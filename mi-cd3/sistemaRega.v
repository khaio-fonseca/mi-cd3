==> flow/design.v <==
module pbl1(
    input H, M, L, T, Us, Ua, clock,
    output Bs, Vs, Ve, Al, E, working, segA, segB, segC, segD, segE, segF, segG,
    output [3:0] seven_seg_digit,
    output [4:0] column,
    output [6:0] lines
);
    wire w0, w1, notL, notM, w4, w5, w6, w7, lowUs, lowUa, w10, w11, lowTemp, w13, w14, w15, w16, w17, notErro, notH;
    not Not0 (notL, L);
    not Not1 (notM, M);
    and And0 (w0, M, notL);
    and And1 (w1, H, notM);
    or Or0 (E, w0, w1);
    not Not2 (notErro, E);  
    not Not3 (notH, H);
    and And2 (w4, notH, notM, notL, notErro);
    and And3 (w5, notH, L, notErro);
    or Or1 (Ve, w4, w5);
    and And4 (w6, notH, notM, L);  
    and And5 (w7, notH, notM, notL);  
    or Or2 (Al, w6, w7, E);  
    not Not4 (lowUs, Us);
    not Not5 (lowUa, Ua);
    and And7 (w10, lowUs, lowUa);
    and And8 (w11, lowUs, Ua, T, M);
    or Or4 (w16, w10, w11);
    and And9 (Bs, w16, notErro);  
    not Not6 (lowTemp, T);
    and And10 (w13, lowUs, Ua, lowTemp);
    and And11 (w14, lowUs, Ua, T, notM, L);
    or Or5 (w17, w13, w14);
    and And12 (Vs, w17, notErro);  
    assign working = notErro;  
endmodule
module sistemaRega(
    input H, M, L, T, Us, Ua, clock,
    output Bs, Vs, Ve, Al, E, working, Ag, segA, segB, segC, segD, segE, segF, segG, led,
    output [3:0] seven_seg_digit,
    output [4:0] column,
    output [6:0] lines
);
    pbl1 combinational (
        .H(H), .M(M), .L(L), .T(T), .Us(Us), .Ua(Ua), .clock(clock),
        .Bs(Bs), .Vs(Vs), .Ve(Ve), .Al(Al), .E(E), .working(working),
        .segA(segA), .segB(segB), .segC(segC), .segD(segD), .segE(segE), .segF(segF), .segG(segG),
        .seven_seg_digit(seven_seg_digit), .column(column), .lines(lines)
    );
    state_machine mef (
        .H(H), .M(M), .L(L), .Bs(Bs), .Vs(Vs), .Ve(Ve), .Al(Al), .E(E),
        .working(working), .clock(clock), .Ag(Ag), .led(led)
    );
endmodule
module state_machine(
    input H, M, L, Bs, Vs, Ve, Al, E, working, clock,
    output reg Ag, led
);
    reg [2:0] state, next_state;
    parameter FILLING = 3'b000, FULL_BOX = 3'b001, SPRINKLER = 3'b010, DRIP = 3'b011, CLEANING = 3'b100, ERROR = 3'b101;
    initial begin
        state = FULL_BOX;   
        Ag = 0;
        led = 0;
    end
    always @(posedge clock or posedge E) begin
        if (E)
            state <= ERROR;
        else
            state <= next_state;
    end
    always @(*) begin
        case (state)
            FILLING: begin
                if (E) next_state = ERROR;
					 else if (H && !E) next_state = FULL_BOX;
                else next_state = FILLING;
            end
            FULL_BOX: begin
                if (Bs) next_state = SPRINKLER;
                else if (Vs) next_state = DRIP;
                else next_state = FULL_BOX;
            end
            SPRINKLER: begin
					 if(E) next_state = ERROR;
                else if (L && !E) next_state = CLEANING;
                else next_state = SPRINKLER;  
            end
            DRIP: begin
					 if(E) next_state = ERROR; 
                else if (L && !E) next_state = CLEANING;
                else next_state = DRIP;  
            end
            CLEANING: begin
                if (Ve) next_state = FILLING;
                else next_state = CLEANING;  
            end
            ERROR: begin
                if (!E) next_state = FILLING;
                else next_state = ERROR;
            end
            default: next_state = FILLING;
        endcase
    end
    always @(state) begin
        case (state)
            FILLING: begin
                Ag = 0;
                led = 0;
            end
            FULL_BOX: begin
                Ag = 0;
                led = 0;
            end
            SPRINKLER: begin
                Ag = 1;
                led = 1;
            end
            DRIP: begin
                Ag = 0;
                led = 0;
            end
            CLEANING: begin
                Ag = 0;
                led = 0;
            end
            ERROR: begin
                Ag = 0;
                led = 0;
            end
            default: begin
                Ag = 0;
                led = 0;
            end
        endcase
    end
endmodule
# From RTL to reports: sistemaRega
# What the tools print for sistemaRega, step after step.
# Line numbers count from 1 in the design file above.
# Cell names lack the library's common part.
# The mark n/a stands for no value.
[inputs]
top = "sistemaRega"
clock = "clock"
library = "sky130hd"
corner = "tt_025C_1v80"

# Elaborated design
# Counts by Yosys on the flattened word-level netlist (proc, flatten, opt, wreduce; memories kept). Register bits leave out memories and registers merged into their read ports (data or address); mux counts leave out enables and synchronous resets folded into registers. Print and check cells are left out. Cells with the same type and inputs are merged into one.
[classes]
eq_ne = 5
logic = 30
muxes = 12
n_reduce_logical = 4
[op_table]
columns = ["op", "n"]
rows = [
  ["two-way mux 3 bit", 8],
  ["case mux 3 bit (select 6 bit)", 1],
  ["bitwise AND 1 bit", 17],
  ["NOT 1 bit", 7],
  ["bitwise OR 1 bit", 6],
  ["equality test 3 x 2 -> 1 bit with constant B", 2],
  ["equality test 3 bit with constant B", 2],
  ["equality test 3 x 1 -> 1 bit with constant B", 1],
  ["logical NOT 3 bit", 1],
  ["logical AND 1 bit", 2],
  ["two-way mux 2 bit", 1],
  ["two-way mux 1 bit", 2],
  ["logical NOT 1 bit", 1],
]
[bits]
output_inout_bits = 31
reg_bits = 3

# Depth
# Depth = most cells in a row (Yosys ltp): at word level without a register or memory, in the mapped netlist without a sequential cell, where the memories' decode and read muxes count.
[logic_depth]
word_depth = 10
abc_area = 0
depth_mapped = 4
depth_no_buf = 3

# Netlist
# Yosys stat after the flow's synthesis: flattened, memories mapped to cells. It holds for the ABC_AREA given above (unset counts as 0); a run with the other value may have another netlist.
# The area totals of this step are shown rounded.
[mapped]
stdcells = 69
seqArea_um2 = 78
mapped_area_um2 = 540
ffs = 3
[types]
columns = ["cell", "n"]
rows = [
  ["buf_4", 25],
  ["dfstp_2", 2],
  ["dfrtp_1", 1],
  ["nor3b_1", 3],
  ["nor3_1", 4],
  ["nor2b_1", 3],
  ["a21oi_1", 3],
  ["nor3b_2", 1],
  ["buf_6", 1],
  ["mux2_2", 1],
  ["nor2_1", 3],
  ["buf_2", 2],
  ["mux2i_1", 1],
  ["nor3_2", 1],
  ["nor4bb_1", 1],
  ["o32a_1", 1],
  ["a211o_1", 1],
  ["a32oi_1", 1],
]
# Other cell types: 12; their cells: 14.
# By module: a second synthesis without flattening, with its own total; a netlist apart from the flattened one above.
[hier_totals]
cells_unflattened = 61
area_unflattened_um2 = 460
# Rows give one instance, submodules left out.
[modules]
columns = ["module", "mod_area_um2", "mod_seq_area_um2", "instances", "cells"]
rows = [
  ["pbl1", 260, 0.0, 1, 37],
  ["state_machine", 210, 78, 1, 24],
  ["sistemaRega", 0.0, 0.0, 1, 0],
]

# Worst setup path after synthesis
# Path of least setup slack by OpenSTA after synthesis, without wires, with an ideal clock, recovery checks aside; 20% of the period is set as input and as output delay. Where synthesis merged equal registers, the netlist keeps one of their names.
[synth_timing]
path_kind = "flip-flop to output port"
from = "register mef.state[1]"
to = "output led"
driving_pins = 5
period_ns = 1.35
arrival_time_ns = 1.074
required_time_ns = 1.080
out_delay_ns = 0.270
path_delay_ns = 1.074
slack_ns = 0.006
period_less_setup_slack_ns = 1.344
# "path_delay_ns" is the arrival time less input delay plus setup time.
# At an output port there is no setup time.
# "driving_pins" counts driving pins, that of a launching flip-flop among them; a cell with two outputs on the path counts twice.
# "period_less_setup_slack_ns" is the clock period less the worst setup slack; recovery checks do not enter. This is arithmetic on one report: input and output delays are still those of the set period (20% each).
# Between the ends stands the longest chain of elaborated cells between them, by number of cells; it is not shown to be the way that was timed. Of several equally long chains one is given.
# A line is the first line of the expression or statement that the cell stems from. Yosys adds cells for indexed reads and writes and turns some case tables into memories.
[synth_via]
path_cell_list = "dfrtp_1 buf_2 inv_1 nor3_1 buf_4"
elab_chain_cells = 2
cells_between = 2
classes_between = "eq/ne (1); mux (1)"
[synth_lines]
columns = ["item", "line", "rtl"]
rows = [
  ["start: declaration", 57, "reg [2:0] state, next_state;"],
  ["start: assignment", 66, "state <= ERROR;"],
  ["start: assignment", 68, "state <= next_state;"],
  ["equality test 3 x 2 -> 1 bit", 104, "case (state)"],
  ["two-way mux 1 bit", 104, ""],
  ["end: declaration", 37, "output Bs, Vs, Ve, Al, E, working, Ag, segA, segB, segC, segD, segE, segF, segG, led,"],
]
# Nets of the timed path that keep an RTL name, with a line that drives or declares them; the list need not be complete.
[synth_named_nets]
columns = ["signal", "line"]
rows = [
  ["Ag", 104],
]

# Worst path after layout
# Path of least setup slack in the final report of run 1 (OpenROAD, finished layout, wires in). Where an end is a register, its clock arrival counts in the times.
[layout_timing]
path_kind = "input port to output port"
from = "input Ua"
to = "output Bs"
out_delay_ns = 0.51
driving_pins = 4
period_ns = 2.55
slack_ns = 0.07
arrival_time_ns = 1.97
required_time_ns = 2.04
# Between the ends stands the longest chain of elaborated cells between them, by number of cells; it is not shown to be the way that was timed. Of several equally long chains one is given.
[layout_via]
path_cell_list = "clkdlybuf4s50_1 o32a_1 nor2_1 clkdlybuf4s50_1"
elab_chain_cells = 5
cells_between = 7
classes_between = "logic (7)"
[layout_lines]
columns = ["item", "line", "rtl"]
rows = [
  ["start: declaration", 36, "input H, M, L, T, Us, Ua, clock,"],
  ["bitwise AND 1 bit (3 in a row)", 25, "and And8 (w11, lowUs, Ua, T, M);"],
  ["bitwise OR 1 bit", 26, "or Or4 (w16, w10, w11);"],
  ["bitwise AND 1 bit", 27, "and And9 (Bs, w16, notErro);"],
  ["end: declaration", 37, "output Bs, Vs, Ve, Al, E, working, Ag, segA, segB, segC, segD, segE, segF, segG, led,"],
]

# Flow measurements of sistemaRega on sky130hd: 2 stored runs with different settings, listed in no order. Input and output delays are each 20% of the period that was set; the output load is 0.01 pF.
# By "achieved_period_ns" is meant the clock period of the run minus its worst setup slack. This is arithmetic on one report: input and output delays are still those of the set period (20% each).
# "worst_path_allowed_less_slack_ns" is the time allowed to the run's worst setup path (the clock period less input and output delay, where it has them) less its slack. Clock arrival times count: a late capture clock shortens it, a late launch clock lengthens it.
# "final_power_w" rests on the timing tool's default activity at the inputs, not on a simulated workload.
# The measured numbers are rounded.

[[run]]
name = "run 1"
[run.settings]
period_ns = 2.55
CORE_UTILIZATION = 29
PLACE_DENSITY_LB_ADDON = 0.12
CORE_ASPECT_RATIO = 0.51
CELL_PAD_IN_SITES_GLOBAL_PLACEMENT = 2
TNS_END_PERCENT = 55
ABC_AREA = 0
GPL_TIMING_DRIVEN = 1
GPL_ROUTABILITY_DRIVEN = 0
CTS_CLUSTER_DIAMETER = 365
SLEW_MARGIN = 20
MIN_ROUTING_LAYER = "met1"
CAP_MARGIN = 20
CORE_MARGIN = 2
[run.results]
worst_path_allowed_less_slack_ns = 1.46
critical_path_type = "input port to output port"
post_route_stdcell_area_um2 = 660
setup_worst_slack_ns = 0.072
final_power_w = 0.00037
post_synth_area_um2 = 540
layout_utilization_frac = 0.37
achieved_period_ns = 2.478
tns_ns = 0.000
design_die_area_um2 = 2200

[[run]]
name = "run 2"
[run.settings]
period_ns = 2.15
CORE_UTILIZATION = 53
SETUP_SLACK_MARGIN = -0.11
PLACE_DENSITY_LB_ADDON = 0.12
CORE_ASPECT_RATIO = 1.08
GPL_TIMING_DRIVEN = 0
CTS_CLUSTER_DIAMETER = 92
MIN_ROUTING_LAYER = "met1"
MAX_ROUTING_LAYER = "met5"
CAP_MARGIN = 20
CORE_MARGIN = 2
SLEW_MARGIN = 20
[run.results]
post_synth_area_um2 = 540
design_die_area_um2 = 1300
setup_worst_slack_ns = 0.002
achieved_period_ns = 2.148
final_power_w = 0.00045
post_route_stdcell_area_um2 = 780
tns_ns = 0.000
worst_path_allowed_less_slack_ns = 1.29
critical_path_type = "input port to output port"
layout_utilization_frac = 0.86
